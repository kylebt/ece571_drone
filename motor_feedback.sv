==> flow/design.v <==
module motor_feedback(
				input logic clk,
				input logic resetn,
				input logic set,
				input logic signed  [15:0] rpm_set,
				input logic signed  [15:0] mot_rpm,
				output logic signed [15:0] rpm_sense);
	logic signed [15:0] old_rpm;
	wire signed [15:0] calcNewSense = rpm_sense + ((old_rpm) >>> 3);
	always_ff @(posedge clk) begin
		if(~resetn) begin  
			rpm_sense <= '0;
			old_rpm <= '0;
		end else begin
			if(set) begin
				rpm_sense <= rpm_set;
				old_rpm <= '0;
			end else begin
				old_rpm <= mot_rpm;
				if(calcNewSense >= 16'h157c) begin
					rpm_sense <= 16'h157c;		 
				end else if(calcNewSense <= 16'h0000) begin
					rpm_sense <= 16'h0000;	 
				end else begin
					rpm_sense <= calcNewSense;
				end
			end
		end
	end
endmodule
# Reports on motor_feedback
# Tool output for the design above, in the order of the flow.
# Line numbers count from 1 in the design file above.
# Operators carry their Yosys type and port widths (W data, S select, Z words).
# Library cell names are shortened.
# Not given: n/a
[setup] top="motor_feedback" clock="clk" library="sky130hd" lib_corner="tt_025C_1v80"

# Word-level counts
# Source: Yosys, flattened and elaborated, memories not mapped. Widths are those after wreduce. Registers that Yosys merges into a memory's read port (data or address) are not register bits. Print and check cells do not count. Equal cells are merged and count once.
[word_totals] in_bits=35 wordCells=10 output_inout_bits=16 register_bits=32
[classes] n_reduce_logical=1 cmp=2 bitwise=1 mux=3 n_addsub=1
[ops] cell="$mux W16" count=3
[ops] cell="$le A16 B1 Y1 const B" count=1
[ops] cell="$add A16 B13 Y16" count=1
[ops] cell="$ge A16 B13 Y1 const B" count=1
[ops] cell="$reduce_or A2 Y1" count=1
[ops] cell="$not A1 Y1" count=1

# Logic depth
# Yosys ltp: most cells in a row. Word level: on the elaborated netlist, between registers, memories and ports. Mapped: between sequential cells and ports; inverters and the memories' decode and read muxes count.
[logic_depth] word_depth=5 abc_area=0 ltp_mapped=10 depth_no_buf=9

# Synthesis result
# Source: synth_stat.txt of the flow (Yosys; design flattened, memories mapped). It holds for the ABC_AREA given above (unset counts as 0); a run with the other value may have another netlist.
[types] cell_type="dfxtp_1" count=29 area_total_um2=580.557
[types] cell_type="ha_1" count=15 area_total_um2=187.68
[types] cell_type="and2_1" count=18 area_total_um2=112.608
[types] cell_type="o211ai_1" count=10 area_total_um2=75.072
[types] cell_type="o21ai_0" count=14 area_total_um2=70.067
[types] cell_type="a2111oi_4" count=2 area_total_um2=55.053
[types] cell_type="nand3_1" count=11 area_total_um2=55.053
[types] cell_type="a31oi_1" count=7 area_total_um2=43.792
[types] cell_type="xnor2_1" count=5 area_total_um2=43.792
[types] cell_type="a21oi_1" count=8 area_total_um2=40.038
[types] cell_type="a211oi_1" count=5 area_total_um2=37.536
[types] cell_type="nand2_1" count=9 area_total_um2=33.782
[types] cell_type="and3_1" count=5 area_total_um2=31.28
[types] cell_type="nand4_1" count=5 area_total_um2=31.28
[types] cell_type="a21o_1" count=4 area_total_um2=30.029
[types] cell_type="nor2_1" count=8 area_total_um2=30.029
[types] cell_type="o21ai_2" count=3 area_total_um2=26.275
[types] cell_type="xor2_1" count=3 area_total_um2=26.275
# Not listed: further types 35, cells in them 56.
[mapped] ff_cells=29 mapped_cells=217 buf_cells=8 mapped_area_um2=1936.9 seqArea_um2=580.6

# Path before layout
# Source: OpenSTA report_checks on the synthesized netlist (no wires, ideal clock, input and output delay 20% of the period each), path of least setup slack; recovery checks are left aside. Register names are those of the netlist, which keeps one name where synthesis merged equal registers.
[synth_timing] path_kind="register to register" start="register rpm_sense[0]" end="register rpm_sense[6]" path_slack_ns=0.857 launch_ns=0.000 setup_ns=0.120 delay_ns=2.743 path_stages=10 n_path_buf=0 required_time_ns=3.480 t_arrival_ns=2.623 tclk_ns=3.6 synth_period_reached_ns=2.743
# "delay_ns" = arrival - input delay + setup time.
# "path_stages" counts driving pins, that of a launching flip-flop among them; a cell with two outputs on the path counts twice.
# "synth_period_reached_ns" is the clock period less the worst setup slack; recovery checks do not enter. This is arithmetic on one report: input and output delays are still those of the set period (20% each).
# Between the ends stands the longest chain of elaborated cells between them, by number of cells; it is not shown to be the way that was timed. Of several equally long chains one is given.
# A line is the first line of the expression or statement that the cell stems from. Yosys adds cells for indexed reads and writes and turns some case tables into memories.
# At most two assigning lines are given for a register; there are more.
[synth_via] cell_sequence="dfxtp_1 ha_1 fa_1 a211oi_2 o21ai_2 a2111oi_4 nor3_2 a21o_1 or2_4 a211o_1" elab_chain_cells=5 cells_between=6 cone_lines=4 classes_between="add/sub (1); compare (2); mux (3)"
[synth_lines] item="from (decl)" line_no=7 rtl="output logic signed [15:0] rpm_sense);"
[synth_lines] item="from (assign)" line_no=16 rtl="rpm_sense <= rpm_set;"
[synth_lines] item="from (assign)" line_no=25 rtl="rpm_sense <= calcNewSense;"
[synth_lines] item="$add A16 B13 Y16" line_no=9 rtl="wire signed [15:0] calcNewSense = rpm_sense + ((old_rpm) >>> 3);"
[synth_lines] item="$le A16 B1 Y1" line_no=22 rtl="end else if(calcNewSense <= 16'h0000) begin"
[synth_lines] item="$mux W16" line_no=22
[synth_lines] item="$mux W16" line_no=20 rtl="if(calcNewSense >= 16'h157c) begin"
[synth_lines] item="$mux W16" line_no=15 rtl="if(set) begin"
[synth_lines] item="to (assign)" line_no=16
[synth_lines] item="to (assign)" line_no=25
[synth_lines] item="to (decl)" line_no=7

# Path in the finished layout
# From the final timing report of run 2: the path of least setup slack in the routed layout; clock arrival at registers is part of the times.
[layout_timing] path_kind="register to register" start="register rpm_sense[0]" end="register rpm_sense[6]" n_path_buf=2 t_arrival_ns=2.77 setup_ns=0.11 required_time_ns=2.50 path_slack_ns=-0.27 launch_ns=0.28 path_stages=12 tclk_ns=2.34
# Between the ends stands the longest chain of elaborated cells between them, by number of cells; it is not shown to be the way that was timed. Of several equally long chains one is given.
# At most two assigning lines are given for a register; there are more.
[layout_via] cell_sequence="dfxtp_2 ha_4 fa_2 a211oi_4 o21a_1 o21ai_4 nor3b_4 nor4b_2 buf_4 buf_6 a21oi_1 a211o_1" elab_chain_cells=5 cells_between=6 cone_lines=4 classes_between="add/sub (1); compare (2); mux (3)"
[layout_lines] item="from (decl)" line_no=7 rtl="output logic signed [15:0] rpm_sense);"
[layout_lines] item="from (assign)" line_no=16 rtl="rpm_sense <= rpm_set;"
[layout_lines] item="from (assign)" line_no=25 rtl="rpm_sense <= calcNewSense;"
[layout_lines] item="$add A16 B13 Y16" line_no=9 rtl="wire signed [15:0] calcNewSense = rpm_sense + ((old_rpm) >>> 3);"
[layout_lines] item="$le A16 B1 Y1" line_no=22 rtl="end else if(calcNewSense <= 16'h0000) begin"
[layout_lines] item="$mux W16" line_no=22
[layout_lines] item="$mux W16" line_no=20 rtl="if(calcNewSense >= 16'h157c) begin"
[layout_lines] item="$mux W16" line_no=15 rtl="if(set) begin"
[layout_lines] item="to (assign)" line_no=16
[layout_lines] item="to (assign)" line_no=25
[layout_lines] item="to (decl)" line_no=7

--- measured runs ---
Measured results for motor_feedback: 2 stored runs of the Yosys and OpenROAD flow on sky130hd. The settings differ; the order carries no meaning. The constraints put input and output delay at 20% of the set period each and load the outputs with 0.01 pF.
"achieved clock period" means the clock period less the worst setup slack. The figure is calculated, with input and output delays left at 20% of the set period.
"worst setup path time" = time allowed to the worst setup path (clock period - input delay - output delay, where it has them) - its slack; a late launch clock adds to it, a late capture clock takes from it.
By "power" is meant OpenSTA's value without simulated activity: inputs other than the clock are taken to toggle once in ten clock periods, and the tool carries that through the logic.
[run 1] settings: period_ns=1.71, CORE_UTILIZATION=56, CELL_PAD_IN_SITES_GLOBAL_PLACEMENT=2, CELL_PAD_IN_SITES_DETAIL_PLACEMENT=1, TNS_END_PERCENT=70, CAP_MARGIN=20, CORE_MARGIN=2, SLEW_MARGIN=20
[run 1] result: did not finish, placement stopped with GPL-0301
[run 2] settings: period_ns=2.34, CORE_UTILIZATION=34, SETUP_SLACK_MARGIN=0.49, CORE_MARGIN=10, CELL_PAD_IN_SITES_DETAIL_PLACEMENT=0, GPL_TIMING_DRIVEN=0, GPL_ROUTABILITY_DRIVEN=0, CTS_CLUSTER_SIZE=79, MAX_ROUTING_LAYER=met4, CAP_MARGIN=20, SLEW_MARGIN=20
[run 2] result: chip area after synthesis (Yosys) 1936.9 µm², die area 9115.5 µm², standard-cell area of the final layout 2934.1 µm², utilization 0.533, worst setup slack after layout -0.265 ns, total negative slack -3.009 ns, worst hold slack 0.609 ns, power 1544 uW, achieved clock period 2.605 ns, worst setup path time 2.61 ns, worst setup path kind register to register
--- end ---
