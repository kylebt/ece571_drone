==> flow/design.v <==
module pidctrl(clk, resetn, rpm_set, rpm_sense, mot_set );
input clk, resetn;
input logic signed [15:0] rpm_set, rpm_sense;
output logic signed [15:0] mot_set;
logic signed [15:0] error;
always_ff@(posedge clk) begin
	if(!resetn) begin
		error <= '0;
		mot_set <= '0;
	end
	else begin
		error <= rpm_set - rpm_sense;
		mot_set <= error + (mot_set >>> 2);
	end
end
endmodule
Tool chain data of pidctrl
The steps from the RTL of pidctrl to its reports follow in flow order.
Lines are those of the file above, counted from 1.
Operators carry their Yosys type and port widths (W data, S select, Z words).
A cell with n/a has no value.
Design
  top: pidctrl
  clock input: clk
  library: sky130hd
  timing corner: tt_025C_1v80

Word level
Source: Yosys, flattened and elaborated, memories not mapped. Widths are those after wreduce; folded enables and synchronous resets count as part of the registers. Registers that Yosys merges into a memory's read port (data or address) are not register bits. Print and check cells do not count. Equal cells are merged and count once.
Storage and ports
  flip-flop bits (word level): 32
  latch bits: 0
  bits in writable memories: 0
  ROM bits: 0
  clocked read ports x word width: 0
  memory cells: 0
  input bits: 34
  output and inout port bits: 16
  elaborated cells: 4
Cells by class
  $add $sub $neg: 2
  multipliers: 0
  divide/modulo/power cells: 0
  order comparisons: 0
  eq/ne operators: 0
  shifts and indexed selects: 0
  mux-type cells: 0
  bitwise logic cells: 0
  reduce/logical cells: 0
Operators by type and width (count)
  $add A16 B14 Y16: 1
  $sub A16 B16 Y16: 1

Logic depth
Depth = most cells in a row (Yosys ltp): at word level without a register or memory, in the mapped netlist without a sequential cell, where the memories' decode and read muxes count.
Logic depth
  depth after elaboration: 1
  ABC_AREA: 0
  depth in mapped cells: 9
  gate-level depth less buffers: 9

Mapped cells and area
Source: synth_stat.txt of the flow (Yosys; design flattened, memories mapped). It holds for the ABC_AREA given above (unset counts as 0); a run with the other value may have another netlist.
Mapped netlist
  mapped cells: 255
  synthesis area: 2165.8 sq um
  area of sequential cells: 640.6 sq um
  mapped flip-flops: 32
  buffers: 3
Cell types
  sky130_fd_sc_hd__dfxtp_1: count 32, area in all 640.614 sq um
  sky130_fd_sc_hd__ha_1: count 30, area in all 375.36 sq um
  sky130_fd_sc_hd__nor2_1: count 32, area in all 120.115 sq um
  sky130_fd_sc_hd__xnor2_1: count 11, area in all 96.342 sq um
  sky130_fd_sc_hd__inv_1: count 21, area in all 78.826 sq um
  sky130_fd_sc_hd__a21oi_1: count 15, area in all 75.072 sq um
  sky130_fd_sc_hd__nand2_1: count 19, area in all 71.318 sq um
  sky130_fd_sc_hd__xor2_1: count 8, area in all 70.067 sq um
  sky130_fd_sc_hd__a21o_1: count 8, area in all 60.058 sq um
  sky130_fd_sc_hd__o21a_1: count 6, area in all 45.043 sq um
  sky130_fd_sc_hd__o21ai_0: count 9, area in all 45.043 sq um
  sky130_fd_sc_hd__fa_1: count 2, area in all 40.038 sq um
  sky130_fd_sc_hd__mux2i_1: count 4, area in all 40.038 sq um
  sky130_fd_sc_hd__a211oi_1: count 5, area in all 37.536 sq um
  sky130_fd_sc_hd__nand2b_1: count 6, area in all 37.536 sq um
  sky130_fd_sc_hd__o21bai_1: count 5, area in all 37.536 sq um
  sky130_fd_sc_hd__a31oi_1: count 5, area in all 31.28 sq um
  sky130_fd_sc_hd__nor3_1: count 6, area in all 30.029 sq um
Not listed: further types 19, cells in them 31.

Path before layout
Source: OpenSTA report_checks on the synthesized netlist (no wires, ideal clock, input and output delay 20% of the period each), path of least setup slack; recovery checks are left aside. Register names are those of the netlist, which keeps one name where synthesis merged equal registers.
Path post-synthesis
  path kind: input port to flip-flop
  start: in rpm_set[0]
  end: reg error[14]
  period: 3.63 ns
  external input delay: 0.726 ns
  setup time: 0.128 ns
  time at the first pin: 0.726 ns
  arrival: 2.344 ns
  data required time: 3.502 ns
  path slack: 1.158 ns
  delay of the path: 1.746 ns
  driving pins on the path: 9
  buffers on the path: 0
  synthesis period reached: 2.472 ns
"delay of the path" = arrival - input delay + setup time.
"driving pins on the path": output pins that drive a net of the path, with the launching flip-flop's if there is one; two outputs of one cell count as two.
"synthesis period reached" is the clock period less the worst setup slack; recovery checks do not enter. This is arithmetic on one report: input and output delays are still those of the set period (20% each).
Between the ends stands the longest chain of elaborated cells between them, by number of cells; it is not shown to be the way that was timed. Of several equally long chains one is given.
A line is the first line of the expression or statement that the cell stems from. Yosys adds cells for indexed reads and writes and turns some case tables into memories.
Between the ends, post-synthesis
  path through: sky130_fd_sc_hd__inv_1 sky130_fd_sc_hd__ha_1 sky130_fd_sc_hd__fa_1 sky130_fd_sc_hd__nand2b_1 sky130_fd_sc_hd__a211oi_2 sky130_fd_sc_hd__o41ai_2 sky130_fd_sc_hd__o31ai_1 sky130_fd_sc_hd__xnor2_1 sky130_fd_sc_hd__nor2_1
  length of the longest elaborated chain: 1
  elaborated cells between the ends (all ways): 1
  RTL lines with such cells: 1
  classes of those cells: 1 x add/sub
RTL lines, path post-synthesis
  from (decl): line 3  | input logic signed [15:0] rpm_set, rpm_sense;
  $sub A16 B16 Y16: line 12  | error <= rpm_set - rpm_sense;
  to (assign): line 8  | error <= '0;
  to (assign): line 12
  to (decl): line 5  | logic signed [15:0] error;

Worst path after layout
From the final timing report of entry A: the path of least setup slack in the routed layout; clock arrival at registers is part of the times.
Path post-layout
  path kind: flip-flop to flip-flop
  start: reg mot_set[2]
  end: reg mot_set[12]
  period: 2.12 ns
  setup time: 0.11 ns
  time at the first pin: 0.27 ns
  arrival: 2.20 ns
  data required time: 2.29 ns
  path slack: 0.09 ns
  driving pins on the path: 9
  buffers on the path: 0
Between the ends stands the longest chain of elaborated cells between them, by number of cells; it is not shown to be the way that was timed. Of several equally long chains one is given.
Between the ends, post-layout
  path through: sky130_fd_sc_hd__dfxtp_2 sky130_fd_sc_hd__ha_4 sky130_fd_sc_hd__fa_2 sky130_fd_sc_hd__a21o_1 sky130_fd_sc_hd__a311oi_2 sky130_fd_sc_hd__nor3_1 sky130_fd_sc_hd__o21a_1 sky130_fd_sc_hd__nor3_1 sky130_fd_sc_hd__nor3_2
  length of the longest elaborated chain: 1
  elaborated cells between the ends (all ways): 1
  RTL lines with such cells: 1
  classes of those cells: 1 x add/sub
RTL lines, path post-layout
  from (decl): line 4  | output logic signed [15:0] mot_set;
  from (assign): line 9  | mot_set <= '0;
  from (assign): line 13  | mot_set <= error + (mot_set >>> 2);
  $add A16 B14 Y16: line 13
  to (assign): line 9
  to (assign): line 13
  to (decl): line 4

==> results <==
Design pidctrl on sky130hd. What follows are 2 stored runs of the flow, each under its own settings; their order means nothing. The constraints put input and output delay at 20% of the set period each and load the outputs with 0.01 pF.

settings of entry A
{
  "period_ns": 2.12,
  "CORE_UTILIZATION": 22,
  "PLACE_DENSITY_LB_ADDON": 0.12,
  "CELL_PAD_IN_SITES_DETAIL_PLACEMENT": 0,
  "ABC_AREA": 0,
  "GPL_ROUTABILITY_DRIVEN": 0,
  "CTS_CLUSTER_SIZE": 62,
  "CTS_CLUSTER_DIAMETER": 21,
  "SLEW_MARGIN": 15,
  "MIN_ROUTING_LAYER": "met2",
  "CAP_MARGIN": 20,
  "CORE_MARGIN": 2
}
report of entry A
yosys chip area after synthesis (um^2): 2165.8
finish__design__die__area: 10654.4
finish__design__instance__area__stdcell: 3509.6
finish__design__instance__utilization: 0.3624
finish__timing__setup__ws: 0.088
finish__timing__setup__tns: 0.000
finish__timing__hold__ws: 0.443

settings of entry B
{
  "period_ns": 4.1,
  "CORE_UTILIZATION": 59,
  "SETUP_SLACK_MARGIN": 0.64,
  "PLACE_DENSITY_LB_ADDON": 0.1,
  "CELL_PAD_IN_SITES_GLOBAL_PLACEMENT": 1,
  "CELL_PAD_IN_SITES_DETAIL_PLACEMENT": 1,
  "TNS_END_PERCENT": 95,
  "ABC_AREA": 1,
  "GPL_TIMING_DRIVEN": 0,
  "GPL_ROUTABILITY_DRIVEN": 0,
  "CTS_CLUSTER_SIZE": 41,
  "CAP_MARGIN": 0,
  "MIN_ROUTING_LAYER": "met1",
  "CORE_MARGIN": 2,
  "SLEW_MARGIN": 20
}
report of entry B: did not finish, place, FLW-0024
