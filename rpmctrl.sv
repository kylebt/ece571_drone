==> flow/design.v <==
module rpmctrl(clk, resetn, dir_rpm, alt_rpm, rpm_set);
input clk, resetn;
input [15:0] dir_rpm, alt_rpm;
output reg [15:0] rpm_set;			 
always_ff @(posedge clk)
begin
	if(~resetn)
	rpm_set <= alt_rpm;
	else
	rpm_set <= dir_rpm + alt_rpm;
end
endmodule
# Reports on rpmctrl

Tool output for the design above, in the order of the flow.
Line numbers count from 1 in the design file above.
Library cell names are shortened.
A cell with -- has no value.

Top: rpmctrl
Clock port: clk
Library: sky130hd
Library corner: tt_025C_1v80

# Elaborated design

Source: Yosys, flattened and elaborated, memories not mapped. Widths are those after wreduce; folded enables and synchronous resets count as part of the registers. Registers that Yosys merges into a memory's read port (data or address) are not register bits. Print and check cells do not count. Equal cells are merged and count once.

Add/sub/neg operators: 1
Mux-type cells: 1

Operators by type and width:

| operator          | count |
| 16-bit adder      | 1 |
| 16-bit 2-to-1 mux | 1 |

Input bits: 34
Word-level cells: 3
Bits in registers: 16
Output and inout port bits: 16

# Longest topological paths

Depth = most cells in a row (Yosys ltp): at word level without a register or memory, in the mapped netlist without a sequential cell, where the memories' decode and read muxes count.

Word-level depth: 2
ABC_AREA: 0
Mapped depth: 8
Gate-level depth less buffers: 8

# Netlist

The flow's flattened synthesis, as Yosys stat reports it; memories are mapped. The netlist is that of the ABC_AREA named above (0 if unset); the other value can give another one.
The area totals of this step are shown rounded.

Mapped cells: 132
Cell area after synthesis: 1,239 µm²
Flip-flop cells: 16
Sequential area: 320.3 µm²
Buffer cells: 2

Cell types:

| cell type | count | total area (µm²) |
| dfxtp_1   | 16    | 320.307 |
| ha_1      | 15    | 187.68 |
| mux2_2    | 12    | 135.13 |
| xnor2_1   | 10    | 87.584 |
| a21oi_1   | 12    | 60.058 |
| a21o_1    | 5     | 37.536 |
| and3_1    | 6     | 37.536 |
| nand2_1   | 10    | 37.536 |
| a221oi_2  | 2     | 30.029 |
| nor2_1    | 7     | 26.275 |
| xor2_1    | 3     | 26.275 |
| a31oi_1   | 4     | 25.024 |
| a221o_1   | 2     | 20.019 |
| fa_1      | 1     | 20.019 |
| nor2b_1   | 3     | 18.768 |
| nand3_1   | 3     | 15.014 |
| o211ai_1  | 2     | 15.014 |
| a211oi_2  | 1     | 12.512 |

Other cell types: 15; their cells: 18.

# Worst setup path after synthesis

Source: OpenSTA report_checks on the synthesized netlist (no wires, ideal clock, input and output delay 20% of the period each), path of least setup slack; recovery checks are left aside. Register names are those of the netlist, which keeps one name where synthesis merged equal registers.

Path kind: input port to flip-flop
Start: in dir_rpm[0]
End: reg rpm_set[14]
Time at the first pin: 0.560 ns
Path delay: 1.904 ns
Buffers on the path: 0
Arrival time: 2.343 ns
Data required time: 2.679 ns
Path slack: 0.336 ns
External input delay: 0.560 ns
Setup time: 0.121 ns
Driving pins on the path: 8
Clock period: 2.8 ns
Synthesis period reached: 2.464 ns

"path delay" = arrival - input delay + setup time.
"driving pins on the path": output pins that drive a net of the path, with the launching flip-flop's if there is one; two outputs of one cell count as two.
"synthesis period reached" = period - worst setup slack (recovery checks aside). The figure is calculated, with input and output delays left at 20% of the set period.
Between the ends stands the longest chain of elaborated cells between them, by number of cells; it is not shown to be the way that was timed. Of several equally long chains one is given.
Each line given opens the expression or statement behind the cell; cells for indexed reads and writes are added by Yosys, which also makes memories of some case tables.

Cell sequence: ha_1 fa_1 a21o_1 a221oi_2 nor3_1 a211oi_2 xnor2_1 mux2_2
Cells in the longest elaborated chain: 2
Elaborated cells between the ends (all ways): 2
Source lines of those cells: 2
Those cells by class: add/sub (1); mux (1)

Ends and longest elaborated chain, post-synthesis:

| item              | line | text |
| start, declared   | 3    | `input [15:0] dir_rpm, alt_rpm;` |
| 16-bit adder      | 10   | `rpm_set <= dir_rpm + alt_rpm;` |
| 16-bit 2-to-1 mux | 7    | `if(~resetn)` |
| end, assigned     | 8    | `rpm_set <= alt_rpm;` |
| end, assigned     | 10   |  |
| end, declared     | 4    | `output reg [15:0] rpm_set;` |

# Worst path after layout

From the final timing report of stored run 2: the path of least setup slack in the routed layout; clock arrival at registers is part of the times.

Path kind: input port to flip-flop
Start: in alt_rpm[0]
End: reg rpm_set[12]
External input delay: 0.41 ns
Time at the first pin: 0.41 ns
Path slack: -0.07 ns
Buffers on the path: 1
Setup time: 0.10 ns
Arrival time: 2.26 ns
Clock period: 2.03 ns
Data required time: 2.19 ns
Driving pins on the path: 9

Between the ends stands the longest chain of elaborated cells between them, by number of cells; it is not shown to be the way that was timed. Of several equally long chains one is given.

Cell sequence: buf_8 ha_4 fa_2 a21o_1 a221oi_4 o211ai_1 a31oi_1 xnor2_1 mux2_4
Cells in the longest elaborated chain: 2
Elaborated cells between the ends (all ways): 2
Source lines of those cells: 2
Those cells by class: add/sub (1); mux (1)

Ends and longest elaborated chain, post-layout:

| item              | line | text |
| start, declared   | 3    | `input [15:0] dir_rpm, alt_rpm;` |
| 16-bit adder      | 10   | `rpm_set <= dir_rpm + alt_rpm;` |
| 16-bit 2-to-1 mux | 7    | `if(~resetn)` |
| end, assigned     | 8    | `rpm_set <= alt_rpm;` |
| end, assigned     | 10   |  |
| end, declared     | 4    | `output reg [15:0] rpm_set;` |

Subject: rpmctrl on sky130hd, stored results

Hello all,

Stored flow runs of rpmctrl (2 of them; Yosys, OpenROAD, sky130hd). They differ in their settings and are not a sequence. Constraints: input delay and output delay 20% of the set period each, output load 0.01 pF.
"achieved clock period" = clock period - worst setup slack. The figure is calculated, with input and output delays left at 20% of the set period.
"time used up by the worst setup path" means the part of the period allowed to the worst setup path (the constraints hold back 20% at inputs and 20% at outputs) less its slack; where the path has registers, the arrival times of their clocks count too.
"total power after layout": no workload was simulated; the value follows from the tool's default switching activity.
The results are shown rounded.
A setting shown as -- is not set for that run.
Among the results, -- means that no value is shown for the run.

| setting or result                         | stored run 1 | stored run 2            |
| period_ns                                 | 4.44         | 2.03                    |
| CORE_UTILIZATION                          | 69           | 21                      |
| PLACE_DENSITY                             | 0.93         | --                      |
| CORE_MARGIN                               | 8            | 2                       |
| CELL_PAD_IN_SITES_GLOBAL_PLACEMENT        | 3            | --                      |
| CELL_PAD_IN_SITES_DETAIL_PLACEMENT        | 1            | --                      |
| GPL_TIMING_DRIVEN                         | 0            | 1                       |
| CTS_CLUSTER_SIZE                          | 78           | --                      |
| CAP_MARGIN                                | 25           | 10                      |
| MIN_ROUTING_LAYER                         | met1         | met2                    |
| MAX_ROUTING_LAYER                         | met5         | met5                    |
| SLEW_MARGIN                               | 20           | 20                      |
| CORE_ASPECT_RATIO                         | --           | 0.79                    |
| TNS_END_PERCENT                           | --           | 50                      |
| CTS_CLUSTER_DIAMETER                      | --           | 333                     |
| time used up by the worst setup path (ns) | --           | 1.69                    |
| worst path kind                           | --           | input port to flip-flop |
| mapped cell area after synthesis (µm²)    | --           | 1,239                   |
| worst setup slack after layout (ns)       | --           | -0.071                  |
| die footprint (µm²)                       | --           | 6,533                   |
| achieved clock period (ns)                | --           | 2.101                   |
| standard-cell area after layout (µm²)     | --           | 2,486                   |
| total negative setup slack (ns)           | --           | -0.142                  |
| total power after layout (mW)             | --           | 1.383                   |

Stored run 1: did not finish, placement stopped with GPL-0301

Thanks
